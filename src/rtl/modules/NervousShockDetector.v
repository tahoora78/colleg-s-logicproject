==> flow/design.v <==
`timescale 1ns / 1ps
`default_nettype none
module NervousShockDetector(
        clock,
        inputdata,
	 	nervousAbnormality);
input clock;
input inputdata;
output [1:0] nervousAbnormality;
	reg [1:0] nervousAbnormality;
	reg [4:0] Prstate , Nxtstate;
	parameter S0 = 5'b00000, S1 = 5'b00001, S2 = 5'b00010, S3 = 5'b00011 , S4 = 5'b00100, S5 = 5'b00101, S6 = 5'b00110, S7 = 5'b00111
	,S8 = 5'b01000, S9 = 5'b01001, S10 = 5'b01010, S11 = 5'b01011 , S12 = 5'b01100, S13 = 5'b01101, S14 = 5'b01110, S15 = 5'b01111
	,S16 = 5'b10000, S17 = 5'b10001;
	always @ (posedge clock)
		Prstate = Nxtstate;
	always @ (Prstate or inputdata)      
         case (Prstate)
            S0: if (inputdata) Nxtstate = S1;
					else Nxtstate = S0;
            S1: if (inputdata) Nxtstate = S1;				
                  else Nxtstate = S2;
            S2: if (inputdata)Nxtstate = S3;
					else Nxtstate = S12;
            S3: if (inputdata) Nxtstate = S1;  
                  else Nxtstate = S4;
				S4: if (inputdata) Nxtstate = S5;  
                  else Nxtstate = S12;
				S5: if (inputdata) Nxtstate = S1;  
                  else Nxtstate = S6;
				S6: if (inputdata) Nxtstate = S7;  
                  else Nxtstate = S12;
				S7: if (inputdata) Nxtstate = S10;  
                  else Nxtstate = S8;
				S8: if (inputdata) Nxtstate = S9;  
                  else Nxtstate = S12;
				S9: if (inputdata) Nxtstate = S10;  
                  else Nxtstate = S8;
				S10: if (inputdata) Nxtstate = S10;  
                  else Nxtstate = S2;
				S11: if (inputdata) Nxtstate = S1;  
                  else Nxtstate = S2;	
				S12: if (inputdata) Nxtstate = S13;  
                  else Nxtstate = S0;
				S13: if (inputdata) Nxtstate = S1;  
                  else Nxtstate = S14;
				S14: if (inputdata) Nxtstate = S1;  
                  else Nxtstate = S15;
				S15: if (inputdata) Nxtstate = S16;  
                  else Nxtstate = S0;
				S16: if (inputdata) Nxtstate = S1;  
                  else Nxtstate = S17;
				S17: if (inputdata) Nxtstate = S1;  
                  else Nxtstate = S0;
				default Nxtstate = S0;			
         endcase
		always @ (Prstate or inputdata)      
         case (Prstate)
            S0: nervousAbnormality = 2'b00;
            S1: nervousAbnormality = 2'b00;
				S2: nervousAbnormality = 2'b00;
				S3: nervousAbnormality = 2'b00;
				S4: nervousAbnormality = 2'b00;
				S5: nervousAbnormality = 2'b00;
				S6: nervousAbnormality = 2'b00;
				S7: nervousAbnormality = 2'b00;
				S8: nervousAbnormality = 2'b00;
				S9: if (inputdata) nervousAbnormality = 2'b00; else nervousAbnormality = 2'b11;
				S10: nervousAbnormality = 2'b00;
				S11: if (inputdata) nervousAbnormality = 2'b00; else nervousAbnormality = 2'b10;
				S12: nervousAbnormality = 2'b00;
				S13: nervousAbnormality = 2'b00;
				S14: nervousAbnormality = 2'b00;
				S15: nervousAbnormality = 2'b00;
				S16: nervousAbnormality = 2'b00;
				S17: if (inputdata) nervousAbnormality = 2'b00; else nervousAbnormality = 2'b01;
				default nervousAbnormality = 2'b00;
			endcase
endmodule
; ---- Tool chain data of NervousShockDetector
; Tool output for the design above, in the order of the flow.
; Line numbers count from 1 in the design file above.
; Operators carry their Yosys type and port widths (W data, S select, Z words).
; Library cell names are shortened.
; A cell with - has no value.
[inputs]
top = NervousShockDetector
clk_port = clock
cell_library = sky130hd
pvt_corner = tt_025C_1v80

; ---- Word level
; Source: Yosys, flattened and elaborated, memories not mapped. Widths are those after wreduce; folded enables and synchronous resets count as part of the registers. Registers that Yosys merges into a memory's read port (data or address) are not register bits. Print and check cells do not count.
[word_totals]
reg_bits = 5
out_inout_bits = 2
[classes]
eq_ne = 17
mux = 20
reduce_logical = 4
[ops]
columns = operator, count
row1 = $pmux W5 S15, 1
row2 = $eq A5 B4 Y1 const B, 8
row3 = $mux W4, 7
row4 = $eq A5 B3 Y1 const B, 4
row5 = $eq A5 B2 Y1 const B, 2
row6 = $eq A5 B5 Y1 const B, 2
row7 = $mux W5, 2
row8 = $mux W3, 3
row9 = $mux W2, 4
row10 = $reduce_or A2 Y1, 3
row11 = $pmux W2 S3, 1
row12 = $eq A5 B1 Y1 const B, 1
row13 = $logic_not A5 Y1, 1
row14 = $mux W1, 2

; ---- Logic depth
; Depth = most cells in a row (Yosys ltp): at word level without a register or memory, in the mapped netlist without a sequential cell, where the memories' decode and read muxes count.
[depth]
depth_word = 3
abc_area = 0
mapped_depth = 5

; ---- After synthesis
; The flow's flattened synthesis, as Yosys stat reports it; memories are mapped. The netlist is that of the ABC_AREA named above (0 if unset); the other value can give another one.
; The area totals of this step are shown rounded.
[by_type]
columns = type, count
row1 = dfxtp_1, 5
row2 = nand2b_1, 3
row3 = a2111oi_2, 1
row4 = a21oi_1, 3
row5 = buf_4, 2
row6 = inv_1, 4
row7 = nor2_1, 4
row8 = nor3_1, 3
row9 = a31oi_1, 2
row10 = nand4_1, 2
row11 = o22ai_1, 2
row12 = or3_1, 2
row13 = buf_6, 1
row14 = nand2_1, 3
row15 = a221o_1, 1
row16 = o21ai_0, 2
row17 = o32a_1, 1
row18 = a21oi_2, 1
; Other cell types: 14; their cells: 14.
[synth_totals]
mapped_cells = 56
synth_area_mm2 = 0.00041
seqArea_mm2 = 0.0001
ffs = 5
buffers = 6

; ---- Timing after synthesis
; OpenSTA on the mapped netlist: ideal clock, no wires. The path of least setup slack (recovery checks aside). Input and output delay are each 20% of the period. Register names are those of the netlist, which keeps one name where synthesis merged equal registers.
[synth_path]
path_kind = register -> output
from = register Prstate[2]
to = output nervousAbnormality[0]
tclk_ps = 1790
arrival_ps = 1052
slack_ps = 380
delay_ps = 1052
stages = 4
period_less_setup_slack_ps = 1410
; "delay_ps" is the arrival time less input delay plus setup time.
; A path that ends at an output port has no setup time.
; "stages" counts driving pins, that of a launching flip-flop among them; a cell with two outputs on the path counts twice.
; "period_less_setup_slack_ps" is the clock period less the worst setup slack; recovery checks do not enter. This is arithmetic on one report: input and output delays are still those of the set period (20% each).
; Between the ends stands the longest chain of elaborated cells between them, by number of cells; it is not shown to be the way that was timed. Of several equally long chains one is given.
; Each line given opens the expression or statement behind the cell; cells for indexed reads and writes are added by Yosys, which also makes memories of some case tables.
[synth_via]
path_cell_list = dfxtp_1 > buf_4 > nand2b_1 > nor4_1
elab_chain_cells = 2
[synth_rtl]
columns = item, line
row1 = "start, declared", 11  ; reg [4:0] Prstate , Nxtstate;
row2 = "start, assigned", 16  ; Prstate = Nxtstate;
row3 = $eq A5 B5 Y1, 58  ; case (Prstate)
row4 = $pmux W2 S3, 58
row5 = "end, declared", 9  ; output [1:0] nervousAbnormality;

; ---- Path in the finished layout
; Path of least setup slack in the final report of record 1 (OpenROAD, finished layout, wires in). Where an end is a register, its clock arrival counts in the times.
; The report prints the path's times to 10 ps; the period is as set.
[layout_path]
path_kind = register -> register
from = register Prstate[0]
to = register Prstate[2]
tclk_ps = 1340
arrival_ps = 1530
slack_ps = 0
stages = 5
; Between the ends stands the longest chain of elaborated cells between them, by number of cells; it is not shown to be the way that was timed. Of several equally long chains one is given.
[layout_via]
path_cell_list = dfxtp_2 > buf_6 > or3_1 > a221o_1 > a21oi_2
elab_chain_cells = 3
[layout_rtl]
columns = item, line
row1 = "start, declared", 11  ; reg [4:0] Prstate , Nxtstate;
row2 = "start, assigned", 16  ; Prstate = Nxtstate;
row3 = $eq A5 B5 Y1, 18  ; case (Prstate)
row4 = $reduce_or A2 Y1, -
row5 = $pmux W5 S15, 18
row6 = "end, assigned", 16
row7 = "end, declared", 11

==> results <==
Below are 2 stored runs of the flow (Yosys, OpenROAD; platform sky130hd) on NervousShockDetector, each with its settings and what was measured, unordered. Constraints: input delay and output delay 20% of the set period each, output load 0.01 pF.
By "worstPathTime_ps" is meant the share of the clock period that the worst setup path is allowed (20% is reserved at inputs, 20% at outputs), minus its slack. Clock arrival times at its registers enter into it.
By "final_power_uw" is meant OpenSTA's value without simulated activity: inputs other than the clock are taken to toggle once in ten clock periods, and the tool carries that through the logic.
"worstPathTime_ps" is known to 10 ps.
The measured numbers are rounded.

# record 1
==> flow/run.sh <==
#!/bin/bash
# the make line also repeats the synthesis and layout settings of config.mk as NAME=value (left out here)
make -C /OpenROAD-flow-scripts/flow DESIGN_CONFIG=/design/flow/config.mk WORK_HOME=/design/flow/orfs CLKGATE_MAP_FILE= finish
==> flow/config.mk <==
export PLATFORM = sky130hd
export DESIGN_NAME = NervousShockDetector
export DESIGN_NICKNAME = NervousShockDetector
export VERILOG_FILES = /design/flow/design.v
export SDC_FILE = /design/flow/constraint.sdc
export NUM_CORES = 4
export LEC_CHECK = 0
export CAP_MARGIN = 25
export CELL_PAD_IN_SITES_GLOBAL_PLACEMENT = 2
export CORE_MARGIN = 4
export CORE_UTILIZATION = 24
export CTS_CLUSTER_DIAMETER = 227
export MAX_ROUTING_LAYER = met4
export PLACE_DENSITY_LB_ADDON = 0.24
export SETUP_SLACK_MARGIN = 0.04
export SLEW_MARGIN = 20
==> flow/constraint.sdc <==
create_clock -name core_clock -period 1.34 [get_ports {clock}]
set_input_delay 0.2680 -clock core_clock [delete_from_list [all_inputs] [get_ports {clock}]]
set_output_delay 0.2680 -clock core_clock [all_outputs]
set_load 0.01 [all_outputs]

==> record 1: results <==
worstSetupSlack_ps=-2
util_pct=40
layout_stdcell_area_mm2=0.00063
total_die_area_mm2=0.0024
final_power_uw=1600
worstPathTime_ps=1340
critical_path_kind="register -> register"
synth_area_mm2=0.00041

# record 2
==> flow/run.sh <==
#!/bin/bash
# the make line also repeats the synthesis and layout settings of config.mk as NAME=value (left out here)
make -C /OpenROAD-flow-scripts/flow DESIGN_CONFIG=/design/flow/config.mk WORK_HOME=/design/flow/orfs CLKGATE_MAP_FILE= finish
==> flow/config.mk <==
export PLATFORM = sky130hd
export DESIGN_NAME = NervousShockDetector
export DESIGN_NICKNAME = NervousShockDetector
export VERILOG_FILES = /design/flow/design.v
export SDC_FILE = /design/flow/constraint.sdc
export NUM_CORES = 4
export LEC_CHECK = 0
export CAP_MARGIN = 20
export CORE_MARGIN = 2
export CORE_UTILIZATION = 40
export SLEW_MARGIN = 20
==> flow/constraint.sdc <==
create_clock -name core_clock -period 0.836 [get_ports {clock}]
set_input_delay 0.1672 -clock core_clock [delete_from_list [all_inputs] [get_ports {clock}]]
set_output_delay 0.1672 -clock core_clock [all_outputs]
set_load 0.01 [all_outputs]

==> record 2: results <==
worstSetupSlack_ps=-480
util_pct=68
layout_stdcell_area_mm2=0.00064
total_die_area_mm2=0.0013
final_power_uw=2600
worstPathTime_ps=1310
critical_path_kind="register -> register"
synth_area_mm2=0.00041
